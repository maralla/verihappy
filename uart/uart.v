==> flow/design.v <==
module uart(clock,reset,led,led1,led2,tx);
input clock,reset;
output tx,led,led1,led2;
reg [31:0] delay;
reg active;
always @ (negedge reset, posedge clock) begin
	if (!reset) begin
		delay <= 0;
		active <= 0;
	end else begin
		if (delay == 24000000) begin
			delay <= 0;
			active <= !active;
		end else begin
			delay <= delay + 1;
		end
	end
end
reg [6:0] index;
reg [1:0] status;
reg [31:0] baudrate;
reg [31:0] cursor;
reg out;
wire [7:0] message [0:12];
assign message[0] = 104;
assign message[1] = 101;
assign message[2] = 108;
assign message[3] = 108;
assign message[4] = 111;
assign message[5] = 32;
assign message[6] = 119;
assign message[7] = 111;
assign message[8] = 114;
assign message[9] = 108;
assign message[10] = 100;
assign message[11] = 33;
assign message[12] = 10;
always @ (posedge active, posedge clock) begin
	if (active) begin
		baudrate <= 0;
		index <= 0;
		cursor <= 0;
		status <= 2'b01;
	end else begin
		if (baudrate == 5000) begin
			baudrate <= 0;
			case (status)
				2'b01: begin out <= 0; status <= 2'b11; end
				2'b10: begin
					out <= 1;
					if (cursor == 0) begin
						status <= 2'b00;
					end else begin
						status <= 2'b01;
					end
				end
				2'b11: begin
					out <= message[cursor][index];
					if (index == 7) begin
						index <= 0;
						status <= 4'b10;
						if (cursor == 12) begin
							cursor <= 0;
						end else begin
							cursor <= cursor + 1;
						end
					end else begin
						status <= 4'b11;
						index <= index + 1;
					end
				end
				default: begin out <= 1; status <= 4'b00; end
			endcase
		end else begin
			baudrate <= baudrate + 1;
		end
	end
end
assign tx = out;
endmodule
From RTL to reports: uart
Tool output for the design above, in the order of the flow.
Lines are those of the file above, counted from 1.
Operators: Yosys type, input widths -> output width; for muxes data width and select width s.
{"block": "design", "design": "uart", "clock": "clock", "lib": "sky130hd", "pvt_corner": "tt_025C_1v80"}

Elaborated design
Source: Yosys, flattened and elaborated, memories not mapped. Widths are those after wreduce. Registers that Yosys merges into a memory's read port (data or address) are not register bits. Print and check cells do not count. Equal cells are merged and count once.
{"block": "bits", "register_bits": 107, "input_bits": 2, "out_inout_bits": 4, "word_cells": 51}
{"block": "op_classes", "n_addsub": 4, "eq_ne": 19, "shifts": 1, "mux": 11, "logic": 1, "reduce_and_logical": 8}
{"block": "op_table", "op": "$add 32x1->32 const B", "count": 3}
{"block": "op_table", "op": "$mux 32", "count": 3}
{"block": "op_table", "op": "$pmux 8 s10", "count": 1}
{"block": "op_table", "op": "$eq 32x13->1 const B", "count": 1}
{"block": "op_table", "op": "$eq 32x25->1 const B", "count": 1}
{"block": "op_table", "op": "$eq 32x4->1 const B", "count": 1}
{"block": "op_table", "op": "$logic_not 32->1", "count": 1}
{"block": "op_table", "op": "$eq 4x4->1 const B", "count": 5}
{"block": "op_table", "op": "$eq 4x3->1 const B", "count": 4}
{"block": "op_table", "op": "$mux 8", "count": 2}
{"block": "op_table", "op": "$eq 4x2->1 const B", "count": 2}
{"block": "op_table", "op": "$shiftx 8x7->1", "count": 1}
{"block": "op_table", "op": "$add 7x1->7 const B", "count": 1}
{"block": "op_table", "op": "$eq 7x3->1 const B", "count": 1}
{"block": "op_table", "op": "$mux 7", "count": 1}
{"block": "op_table", "op": "$pmux 2 s3", "count": 1}
{"block": "op_table", "op": "$eq 2x2->1 const B", "count": 2}
{"block": "op_table", "op": "$reduce_and 2->1", "count": 2}
{"block": "op_table", "op": "$eq 4x1->1 const B", "count": 1}
{"block": "op_table", "op": "$logic_not 4->1", "count": 1}
{"block": "op_table", "op": "$reduce_and 3->1", "count": 1}
{"block": "op_table", "op": "$reduce_or 3->1", "count": 1}
{"block": "op_table", "op": "$eq 2x1->1 const B", "count": 1}
{"block": "op_table", "op": "$reduce_or 2->1", "count": 1}
{"block": "op_table", "op": "$pmux 1 s2", "count": 1}
{"block": "op_table", "op": "$mux 1", "count": 2}
{"block": "op_table", "op": "$not 1->1", "count": 1}
{"block": "op_table", "op": "$logic_not 1->1", "count": 1}

Longest topological paths
Depth = most cells in a row (Yosys ltp): at word level without a register or memory, in the mapped netlist without a sequential cell, where the memories' decode and read muxes count.
{"block": "logic_depth", "depth_word": 7, "abc_area": 0, "mapped_depth": 9, "ltp_nobuf": 7}

Synthesis result
The flow's flattened synthesis, as Yosys stat reports it; memories are mapped. The netlist is that of the ABC_AREA named above (0 if unset); the other value can give another one.
The area totals of this step are shown rounded.
{"block": "types", "cell_type": "sky130_fd_sc_hd__dfrtp_1", "count": 106}
{"block": "types", "cell_type": "sky130_fd_sc_hd__xnor2_1", "count": 57}
{"block": "types", "cell_type": "sky130_fd_sc_hd__xor2_1", "count": 34}
{"block": "types", "cell_type": "sky130_fd_sc_hd__nand4_1", "count": 36}
{"block": "types", "cell_type": "sky130_fd_sc_hd__nand3_1", "count": 37}
{"block": "types", "cell_type": "sky130_fd_sc_hd__and3_1", "count": 29}
{"block": "types", "cell_type": "sky130_fd_sc_hd__nor2_1", "count": 45}
{"block": "types", "cell_type": "sky130_fd_sc_hd__nand2_1", "count": 42}
{"block": "types", "cell_type": "sky130_fd_sc_hd__nor4_1", "count": 21}
{"block": "types", "cell_type": "sky130_fd_sc_hd__ha_1", "count": 9}
{"block": "types", "cell_type": "sky130_fd_sc_hd__inv_1", "count": 13}
{"block": "types", "cell_type": "sky130_fd_sc_hd__nor3_1", "count": 9}
{"block": "types", "cell_type": "sky130_fd_sc_hd__o21ai_0", "count": 9}
{"block": "types", "cell_type": "sky130_fd_sc_hd__nor4b_1", "count": 5}
{"block": "types", "cell_type": "sky130_fd_sc_hd__nor4_4", "count": 2}
{"block": "types", "cell_type": "sky130_fd_sc_hd__nor2b_1", "count": 6}
{"block": "types", "cell_type": "sky130_fd_sc_hd__nor3b_1", "count": 5}
{"block": "types", "cell_type": "sky130_fd_sc_hd__mux2_2", "count": 3}
Other cell types: 35; their cells: 67.
{"block": "mapped", "cell_count": 535, "synth_area_um2": 5500, "flip_flops": 108, "buffers": 15}

Worst setup path after synthesis
Path of least setup slack by OpenSTA after synthesis, without wires, with an ideal clock, recovery checks aside; 20% of the period is set as input and as output delay. Where synthesis merged equal registers, the netlist keeps one of their names.
{"block": "synth_path", "path_kind": "flip-flop to flip-flop", "startpoint": "register active", "endpoint": "register active", "period_ps": 2400, "setup_time_ps": 207, "launch_ps": 0, "arrival_time_ps": 2081, "required_ps": 2193, "slack_ps": 112, "delay_ps": 2288, "driving_pins": 3, "n_path_buf": 0, "period_less_setup_slack_ps": 2288}
"delay_ps" = arrival - input delay + setup time.
"driving_pins" counts driving pins, that of a launching flip-flop among them; a cell with two outputs on the path counts twice.
"period_less_setup_slack_ps" = period - worst setup slack (recovery checks aside). The figure is calculated, with input and output delays left at 20% of the set period.
Between the ends stands the longest chain of elaborated cells between them, by number of cells; it is not shown to be the way that was timed. Of several equally long chains one is given.
A line is the first line of the expression or statement that the cell stems from. Yosys adds cells for indexed reads and writes and turns some case tables into memories.
{"block": "synth_via", "path_cell_list": "sky130_fd_sc_hd__dfrtp_1 -> sky130_fd_sc_hd__inv_1 -> sky130_fd_sc_hd__xnor2_1", "elab_chain_len": 1, "cells_between": 1, "lines_between": 1, "cone_classes": "reduce/logical (1)"}
{"block": "synth_lines", "item": "start: declaration", "line": 5, "source": "reg active;"}
{"block": "synth_lines", "item": "start: assignment", "line": 9, "source": "active <= 0;"}
{"block": "synth_lines", "item": "start: assignment", "line": 13, "source": "active <= !active;"}
{"block": "synth_lines", "item": "$logic_not 1->1", "line": 13}
{"block": "synth_lines", "item": "end: assignment", "line": 9}
{"block": "synth_lines", "item": "end: assignment", "line": 13}
{"block": "synth_lines", "item": "end: declaration", "line": 5}

Timing after layout
Path of least setup slack in the final report of record 1 (OpenROAD, finished layout, wires in). Where an end is a register, its clock arrival counts in the times.
The report prints the path's times to 10 ps; the period is as set.
{"block": "layout_path", "path_kind": "flip-flop to flip-flop", "startpoint": "register baudrate[0]", "endpoint": "register cursor[2]", "period_ps": 3810, "setup_time_ps": 110, "launch_ps": 360, "arrival_time_ps": 2730, "required_ps": 4060, "slack_ps": 1330, "driving_pins": 8, "n_path_buf": 0}
Between the ends stands the longest chain of elaborated cells between them, by number of cells; it is not shown to be the way that was timed. Of several equally long chains one is given.
A register here has more assigning lines than the two given.
{"block": "layout_via", "path_cell_list": "sky130_fd_sc_hd__dfrtp_1 -> sky130_fd_sc_hd__inv_1 -> sky130_fd_sc_hd__ha_1 -> sky130_fd_sc_hd__nor4b_1 -> sky130_fd_sc_hd__and4_2 -> sky130_fd_sc_hd__and3_1 -> sky130_fd_sc_hd__o21ai_0 -> sky130_fd_sc_hd__mux2_2", "elab_chain_len": 2, "cells_between": 2, "lines_between": 1, "cone_classes": "eq/ne (1); reduce/logical (1)"}
{"block": "layout_lines", "item": "start: declaration", "line": 21, "source": "reg [31:0] baudrate;"}
{"block": "layout_lines", "item": "start: assignment", "line": 40, "source": "baudrate <= 0;"}
{"block": "layout_lines", "item": "start: assignment", "line": 75, "source": "baudrate <= baudrate + 1;"}
{"block": "layout_lines", "item": "$eq 32x13->1", "line": 45, "source": "if (baudrate == 5000) begin"}
{"block": "layout_lines", "item": "$reduce_and 3->1"}
{"block": "layout_lines", "item": "end: assignment", "line": 42, "source": "cursor <= 0;"}
{"block": "layout_lines", "item": "end: assignment", "line": 65, "source": "cursor <= cursor + 1;"}
{"block": "layout_lines", "item": "end: declaration", "line": 22, "source": "reg [31:0] cursor;"}

Subject: flow runs of uart

Hi,

Flow measurements of uart on sky130hd: 2 stored runs with different settings, listed in no order. Input and output delays are each 20% of the period that was set; the output load is 0.01 pF.
"worst_path_allowed_less_slack_ps" = time allowed to the worst setup path (clock period - input delay - output delay, where it has them) - its slack; a late launch clock adds to it, a late capture clock takes from it.
By "totalPower_uw" is meant OpenSTA's value without simulated activity: inputs other than the clock are taken to toggle once in ten clock periods, and the tool carries that through the logic.
"worst_path_allowed_less_slack_ps" is given in steps of 10 ps.
The measured numbers are rounded.

{"run": "record 1", "settings": { "period_ns": 3.81, "CORE_UTILIZATION": 39, "PLACE_DENSITY_LB_ADDON": 0.13, "TNS_END_PERCENT": 40, "GPL_ROUTABILITY_DRIVEN": 0, "CAP_MARGIN": 0, "MIN_ROUTING_LAYER": "met2", "MAX_ROUTING_LAYER": "met4", "CORE_MARGIN": 2, "SLEW_MARGIN": 20 }, "results": { "synth_area_um2": 5500, "die_um2": 15000, "post_route_util_pct": 43, "ws_setup_ps": 1300, "setup_tns_ps": 0, "totalPower_uw": 2100, "worst_path_allowed_less_slack_ps": 2480, "timing.worst_path_kind": "flip-flop to flip-flop" }}
{"run": "record 2", "settings": { "period_ns": 1.53, "CORE_UTILIZATION": 37, "PLACE_DENSITY": 0.69, "CELL_PAD_IN_SITES_GLOBAL_PLACEMENT": 3, "ABC_AREA": 0, "GPL_TIMING_DRIVEN": 0, "CAP_MARGIN": 25, "MIN_ROUTING_LAYER": "met2", "MAX_ROUTING_LAYER": "met4", "CORE_MARGIN": 2, "SLEW_MARGIN": 20 }, "results": { "synth_area_um2": 5500, "die_um2": 16000, "post_route_util_pct": 55, "ws_setup_ps": -460, "setup_tns_ps": -22000, "totalPower_uw": 5600, "worst_path_allowed_less_slack_ps": 1990, "timing.worst_path_kind": "flip-flop to flip-flop" }}

Regards
